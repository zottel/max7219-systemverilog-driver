==> flow/design.v <==
module top(
	input clk,
	output spi_data,
	output spi_cs,
	output spi_clk
);
	assign D5 = 1;
	reg ready = 0;
	reg [23:0] divider;
	wire feedback;
	reg [31:0] lfsr;
	assign feedback = lfsr[31] ^ lfsr[30] ^ lfsr[10] ^ lfsr[0];
	always @(posedge clk) begin
		if (ready) begin
			if (divider == 12000000) begin
				divider <= 0;
				lfsr <= {feedback, lfsr[31:1]};
			end else
				divider <= divider + 1;
		end else begin
			ready <= 1;
			lfsr <= 1;
			divider <= 0;
		end
	end
	wire [63:0] segment_bits;
	hexfont #(.SIZE(32)) font (.in(lfsr),.out(segment_bits));
	max7219 #( .CLOCK_DIVIDER(16), .SIZE(64) )
		seven_segment_driver ( .clock(clk), .in_data(segment_bits),
			.out_data(spi_data), .out_clock(spi_clk), .out_load(spi_cs));
endmodule  
module hexfont
#( SIZE=64 )
( input wire [SIZE-1:0] in, output wire [(SIZE*2)-1:0] out );
	localparam DIGITS = SIZE / 4;
	genvar i;
	generate
		for (i = 0; i < DIGITS; i++) begin
			always_comb begin
				case(in[(i+1)*4-1:i*4])
					4'h00: out[(i+1)*8-1:i*8] = 8'b01111110;
					4'h01: out[(i+1)*8-1:i*8] = 8'b00110000;
					4'h02: out[(i+1)*8-1:i*8] = 8'b01101101;
					4'h03: out[(i+1)*8-1:i*8] = 8'b01111001;
					4'h04: out[(i+1)*8-1:i*8] = 8'b00110011;
					4'h05: out[(i+1)*8-1:i*8] = 8'b01011011;
					4'h06: out[(i+1)*8-1:i*8] = 8'b01011111;
					4'h07: out[(i+1)*8-1:i*8] = 8'b01110000;
					4'h08: out[(i+1)*8-1:i*8] = 8'b01111111;
					4'h09: out[(i+1)*8-1:i*8] = 8'b01111011;
					4'h0a: out[(i+1)*8-1:i*8] = 8'b01110111;
					4'h0b: out[(i+1)*8-1:i*8] = 8'b00011111;
					4'h0c: out[(i+1)*8-1:i*8] = 8'b00001101;
					4'h0d: out[(i+1)*8-1:i*8] = 8'b00111101;
					4'h0e: out[(i+1)*8-1:i*8] = 8'b01001111;
					4'h0f: out[(i+1)*8-1:i*8] = 8'b01000111;
					default: out[(i+1)*8-1:i*8] = 8'b10000000;  
				endcase
			end
		end
	endgenerate
endmodule
module max7219
#(
	CLOCK_DIVIDER=2,
	SIZE=64
)
(
	input wire clock,
	input wire [SIZE-1:0] in_data,
	output wire out_data,
	output wire out_clock,
	output wire out_load
);
	wire [15:0] inner_data;
	wire inner_valid;
	wire inner_ack;
	max7219_controller #(.INPUT_SIZE(64), .OUTPUT_SIZE(16))
		control(
			.clock(clock),
			.in_data(in_data),
			.out_data(inner_data),
			.out_valid(inner_valid),
			.out_ack(inner_ack)
		);
	max7219_shift #(.CLOCK_DIVIDER(CLOCK_DIVIDER), .SIZE(16))
		shift(
			.clock(clock),
			.in_data(inner_data),
			.in_valid(inner_valid),
			.in_ack(inner_ack),
			.out_data(out_data),
			.out_clock(out_clock),
			.out_load(out_load)
		);
endmodule
module max7219_controller
#(
	INPUT_SIZE=64,
	OUTPUT_SIZE=16
)
(
	input wire clock,
	input wire [INPUT_SIZE-1:0] in_data,
	output wire [OUTPUT_SIZE-1:0] out_data,
	output wire out_valid,
	input wire out_ack
);
	assign out_valid = 1;
	wire [7:0] reg_value;
	reg [3:0] reg_index = 4'h0c;
	assign out_data = {4'b0000, reg_index, reg_value};
	always_comb begin
		case(reg_index)
			4'h00: reg_value = 0;                
			4'h01: reg_value = in_data[07:00];   
			4'h02: reg_value = in_data[15:08];   
			4'h03: reg_value = in_data[23:16];   
			4'h04: reg_value = in_data[31:24];   
			4'h05: reg_value = in_data[39:32];   
			4'h06: reg_value = in_data[47:40];   
			4'h07: reg_value = in_data[55:48];   
			4'h08: reg_value = in_data[63:56];   
			4'h09: reg_value = 0;   
			4'h0a: reg_value = 15;  
			4'h0b: reg_value = 7;   
			4'h0c: reg_value = 1;   
			4'h0d: reg_value = 0;   
			4'h0e: reg_value = 0;   
			4'h0f: reg_value = 0;   
		endcase
	end
	always @ (posedge clock) begin
		if (out_ack) begin
			if (reg_index == 4'h01) begin
				reg_index <= 4'h08;
			end else begin
				reg_index <= reg_index - 1;
			end
		end
	end
endmodule
module max7219_shift
#(
	CLOCK_DIVIDER=2,
	SIZE=16
)
(
	input wire clock,
	input wire [SIZE-1:0] in_data,
	input wire in_valid,
	output wire in_ack,
	output wire out_data,
	output wire out_clock,
	output wire out_load
);
	localparam DIVIDER_BITS = $clog2(CLOCK_DIVIDER);
	reg out_clock_state = 0;
	reg [SIZE-1:0] data = 0;
	reg [$clog2(SIZE+1)-1:0] remaining_bits = 0;
	reg out_load_reg = 0;
	reg out_was_loaded = 1;
	assign out_clock = out_clock_state;
	assign out_data = data[SIZE-1];
	assign out_load = out_load_reg;
	reg in_ack_reg = 0;
	assign in_ack = in_ack_reg;
	reg [DIVIDER_BITS-1:0] divider = 0;
	always @ (posedge clock) begin
		if (divider[DIVIDER_BITS-1]) begin
			if (out_clock_state) begin  
				if (remaining_bits > 0) begin
					data <= {data[SIZE-2:0], 1'b0};
					remaining_bits <= remaining_bits - 1;
					out_was_loaded <= 0;
				end else begin
					if (!out_was_loaded) begin
						out_load_reg <= 1;
						out_was_loaded <= 1;
					end
					if (in_valid) begin
						data <= in_data;
						remaining_bits <= SIZE-1;
						in_ack_reg <= 1;
					end else begin
						data <= {data[SIZE-2:0], 1'b0};
					end
				end
			end else begin
				out_load_reg <= 0;
			end
			out_clock_state <= !out_clock_state;
			divider <= 1;
		end else begin
			divider <= divider + 1;
		end
		if (in_ack_reg) begin
			in_ack_reg <= 0;
		end
	end
endmodule
# Tool chain data of top
# What the tools print for top, step after step.
# Lines are those of the file above, counted from 1.
# Operators: Yosys type, input widths -> output width; for muxes data width and select width s.
# Cell names lack the library's common part.
# A cell with -- has no value.
dict set report inputs {
  top {top}
  clock_port {clk}
  library {sky130hd}
  corner {tt_025C_1v80}
}

# Word level
# Source: Yosys, flattened and elaborated, memories not mapped. Widths are those after wreduce. Print and check cells do not count. Equal cells are merged and count once.
# Memory sizes are those after Yosys's memory passes, which may raise the word count (mostly to a power of two), join words into wider ones and drop unused or constant bits.
dict set report classes {
  n_addsub 4
  n_cmp 1
  equal 18
  muxes 21
  bitwise 6
  n_reduce_logical 7
}
# op n
set op_table {}
lappend op_table {{$pmux 8 s12} 1}
lappend op_table {{$mux 4} 16}
lappend op_table {{$eq 4x4->1 const B} 8}
lappend op_table {{$add 24x1->24 const B} 1}
lappend op_table {{$eq 24x24->1 const B} 1}
lappend op_table {{$eq 4x3->1 const B} 4}
lappend op_table {{$mux 12} 1}
lappend op_table {{$eq 4x2->1 const B} 2}
lappend op_table {{$sub 5x1->5 const B} 1}
lappend op_table {{$gt 5x1->1 const B} 1}
lappend op_table {{$reduce_or 5->1} 1}
lappend op_table {{$ne 2x2->1 const B} 2}
lappend op_table {{$add 4x1->4 const B} 1}
lappend op_table {{$sub 4x1->4 const B} 1}
lappend op_table {{$eq 4x1->1 const B} 1}
lappend op_table {{$logic_not 4->1} 1}
lappend op_table {{$xor 1x1->1} 3}
lappend op_table {{$not 1->1} 3}
lappend op_table {{$reduce_and 3->1} 1}
lappend op_table {{$reduce_or 3->1} 1}
lappend op_table {{$mux 1} 3}
lappend op_table {{$reduce_and 2->1} 1}
lappend op_table {{$reduce_or 2->1} 1}
lappend op_table {{$logic_not 1->1} 1}
dict set report bits {
  reg_bits 90
  mem_bits_ro 896
  clocked_rd_ports_x_width 56
  memories 8
  in_bits 1
  output_inout_bits 3
  wordCells 78
}
# name words word_bits rd write_ports line_no
set mem_list {}
lappend mem_list {{(name not given)} 16 7 1 0 40} ;# case(in[(i+1)*4-1:i*4])
lappend mem_list {{(name not given)} 16 7 1 0 40}
lappend mem_list {{(name not given)} 16 7 1 0 40}
lappend mem_list {{(name not given)} 16 7 1 0 40}
lappend mem_list {{(name not given)} 16 7 1 0 40}
lappend mem_list {{(name not given)} 16 7 1 0 40}
# Further memories, not shown: 2.

# Logic depth
# Longest topological path by Yosys (ltp), each cell counted once; first at word level (registers and memories cut), then after technology mapping (sequential cells cut; the memories' decode and read muxes count).
dict set report logic_depth {
  ltp_word 5
  abc_area 0
  ltp_mapped 15
  mapped_depth_nobuf 13
}

# Synthesis result
# The flow's flattened synthesis, as Yosys stat reports it; memories are mapped. The netlist is that of the ABC_AREA named above (0 if unset); the other value can give another one.
# Totals and module areas in this step are rounded.
dict set report mapped {
  mapped_cells 913
  synth_area_um2 8000
  seqArea_um2 3200
  flip_flops 146
  buffers 53
}
# cell_type n type_area_um2
set by_type {}
lappend by_type {dfxtp_1 118 2.36E+03}
lappend by_type {edfxtp_1 28 840.806}
lappend by_type {ha_1 64 800.768}
lappend by_type {a21oi_1 63 315.302}
lappend by_type {nand2_1 84 315.302}
lappend by_type {nor2_1 80 300.288}
lappend by_type {mux2i_1 26 260.25}
lappend by_type {inv_1 61 228.97}
lappend by_type {o21ai_0 44 220.211}
lappend by_type {nand3_1 37 185.178}
lappend by_type {clkbuf_1 45 168.912}
lappend by_type {a22oi_1 20 150.144}
lappend by_type {xor2_1 14 122.618}
lappend by_type {xnor2_1 12 105.101}
lappend by_type {o2bb2ai_1 10 87.584}
lappend by_type {o31ai_1 11 82.579}
lappend by_type {a221oi_1 9 78.826}
lappend by_type {mux2_2 7 78.826}
# Other cell types: 45; their cells: 180.
# The figures by module come from a second, unflattened synthesis with its own total; it is not the netlist above.
dict set report unflattened {
  cells_unflattened 759
  area_unflattened_um2 6600
}
# Rows give one instance, submodules left out.
# mod n_inst n_cells mod_area_um2 mod_seq_area_um2
set by_module {}
lappend by_module {top 1 285 2500 1100}
lappend by_module {{hexfont (SIZE=32)} 1 288 2100 0.0}
lappend by_module {max7219_shift 1 77 1200 820}
lappend by_module {max7219_controller 1 109 810 120}
lappend by_module {max7219 1 0 0.0 0.0}

# Worst setup path after synthesis
# Path of least setup slack by OpenSTA after synthesis, without wires, with an ideal clock, recovery checks aside; 20% of the period is set as input and as output delay. Where synthesis merged equal registers, the netlist keeps one of their names.
dict set report synth_timing {
  path_kind {flip-flop to flip-flop}
  start {register divider[0]}
  end {register (name not given)}
  clock_period_ps 3540
  setup_time_ps 62
  launch_ps 0
  arrival_ps 2870
  required_ps 3478
  setup_slack_ps 608
  delay_ps 2932
  path_stages 14
  path_buffers 1
  period_less_setup_slack_ps 2932
}
# "delay_ps" = arrival - input delay + setup time.
# "path_stages": output pins that drive a net of the path, with the launching flip-flop's if there is one; two outputs of one cell count as two.
# "period_less_setup_slack_ps" = period - worst setup slack (recovery checks aside). The figure is calculated, with input and output delays left at 20% of the set period.
# The rows between start and end are the longest chain of elaborated cells between them; the timing report does not say that the signal goes this way. Where chains are equally long, one stands for them.
# Each line given opens the expression or statement behind the cell; cells for indexed reads and writes are added by Yosys, which also makes memories of some case tables.
# At most two assigning lines are given for a register; there are more.
dict set report synth_via {
  path_cell_list {dfxtp_1 -> inv_1 -> ha_1 -> nor4bb_1 -> nand4_1 -> nor2_1 -> buf_2 -> nand2_1 -> a21oi_1 -> inv_1 -> ha_1 -> mux2i_1 -> a222oi_1 -> nand2b_1}
  elab_chain_len 3
  cone_cells 3
  cone_lines 1
  cone_classes {eq/ne: 1; mux: 2}
}
# element line_no
set synth_rtl {}
lappend synth_rtl {{from (decl)} 9} ;# reg [23:0] divider;
lappend synth_rtl {{from (assign)} 16} ;# divider <= 0;
lappend synth_rtl {{from (assign)} 19} ;# divider <= divider + 1;
lappend synth_rtl {{$eq 24x24->1} 15} ;# if (divider == 12000000) begin
lappend synth_rtl {{$mux 4 (2 in a row)} --}

# Timing after layout
# From the final timing report of entry B: the path of least setup slack in the routed layout; clock arrival at registers is part of the times.
# The report prints the path's times to 10 ps; the period is as set.
dict set report layout_timing {
  path_kind {flip-flop to flip-flop}
  start {register divider[1]}
  end {register (name not given)}
  clock_period_ps 2250
  setup_time_ps 150
  launch_ps 460
  arrival_ps 3440
  required_ps 2560
  setup_slack_ps -880
  path_stages 11
  path_buffers 2
}
# The rows between start and end are the longest chain of elaborated cells between them; the timing report does not say that the signal goes this way. Where chains are equally long, one stands for them.
# At most two assigning lines are given for a register; there are more.
dict set report layout_via {
  path_cell_list {dfxtp_2 -> inv_2 -> ha_4 -> nor4bb_4 -> nand4_1 -> buf_4 -> nor3_1 -> o21ai_2 -> buf_4 -> o21ai_0 -> nand2_1}
  elab_chain_len 3
  cone_cells 3
  cone_lines 1
  cone_classes {eq/ne: 1; mux: 2}
}
# element line_no
set layout_rtl {}
lappend layout_rtl {{from (decl)} 9} ;# reg [23:0] divider;
lappend layout_rtl {{from (assign)} 16} ;# divider <= 0;
lappend layout_rtl {{from (assign)} 19} ;# divider <= divider + 1;
lappend layout_rtl {{$eq 24x24->1} 15} ;# if (divider == 12000000) begin
lappend layout_rtl {{$mux 4 (2 in a row)} --}

Lab notebook: top

Flow measurements of top on sky130hd: 2 stored runs with different settings, listed in no order. Input and output delays are each 20% of the period that was set; the output load is 0.01 pF.
"achieved_period_ps" means the clock period less the worst setup slack. The figure is calculated, with input and output delays left at 20% of the set period.
"worstPathTime_ps" = time allowed to the worst setup path (clock period - input delay - output delay, where it has them) - its slack; a late launch clock adds to it, a late capture clock takes from it.
"power_total_mw" is the tool's figure for a default switching activity; nothing was simulated.
"worstPathTime_ps" is given in steps of 10 ps.
Results are given in rounded form.

# entry A
==> flow/run.sh <==
#!/bin/bash
# the make line also repeats the synthesis and layout settings of config.mk as NAME=value (left out here)
make -C /OpenROAD-flow-scripts/flow DESIGN_CONFIG=/design/flow/config.mk WORK_HOME=/design/flow/orfs CLKGATE_MAP_FILE= finish
==> flow/config.mk <==
export PLATFORM = sky130hd
export DESIGN_NAME = top
export DESIGN_NICKNAME = top
export VERILOG_FILES = /design/flow/design.v
export SDC_FILE = /design/flow/constraint.sdc
export NUM_CORES = 4
export LEC_CHECK = 0
export CAP_MARGIN = 40
export CELL_PAD_IN_SITES_GLOBAL_PLACEMENT = 3
export CORE_ASPECT_RATIO = 1.02
export CORE_MARGIN = 2
export CORE_UTILIZATION = 51
export CTS_CLUSTER_DIAMETER = 396
export CTS_CLUSTER_SIZE = 89
export GPL_ROUTABILITY_DRIVEN = 1
export MAX_ROUTING_LAYER = met4
export SETUP_SLACK_MARGIN = 0.02
export SLEW_MARGIN = 10
==> flow/constraint.sdc <==
create_clock -name core_clock -period 3.74 [get_ports {clk}]
set_input_delay 0.7480 -clock core_clock [delete_from_list [all_inputs] [get_ports {clk}]]
set_output_delay 0.7480 -clock core_clock [all_outputs]
set_load 0.01 [all_outputs]

==> entry A: results <==
outcome="not finished: placement ended with error GPL-0301"

# entry B
==> flow/run.sh <==
#!/bin/bash
# the make line also repeats the synthesis and layout settings of config.mk as NAME=value (left out here)
make -C /OpenROAD-flow-scripts/flow DESIGN_CONFIG=/design/flow/config.mk WORK_HOME=/design/flow/orfs CLKGATE_MAP_FILE= finish
==> flow/config.mk <==
export PLATFORM = sky130hd
export DESIGN_NAME = top
export DESIGN_NICKNAME = top
export VERILOG_FILES = /design/flow/design.v
export SDC_FILE = /design/flow/constraint.sdc
export NUM_CORES = 4
export LEC_CHECK = 0
export CAP_MARGIN = 5
export CORE_MARGIN = 9
export CORE_UTILIZATION = 64
export CTS_CLUSTER_SIZE = 83
export SLEW_MARGIN = 0
export TNS_END_PERCENT = 70
==> flow/constraint.sdc <==
create_clock -name core_clock -period 2.25 [get_ports {clk}]
set_input_delay 0.4500 -clock core_clock [delete_from_list [all_inputs] [get_ports {clk}]]
set_output_delay 0.4500 -clock core_clock [all_outputs]
set_load 0.01 [all_outputs]

==> entry B: results <==
yosys_chip_area_um2=8000
dieArea_um2=17000
finalCellArea_um2=12000
finalUtil_frac=0.95
worst_setup_slack_ps=-880
fin_tns_ps=-25000
worst_hold_slack_ps=480
power_total_mw=5.6
achieved_period_ps=3127
worstPathTime_ps=3130
timing.worst_path_kind="flip-flop to flip-flop"
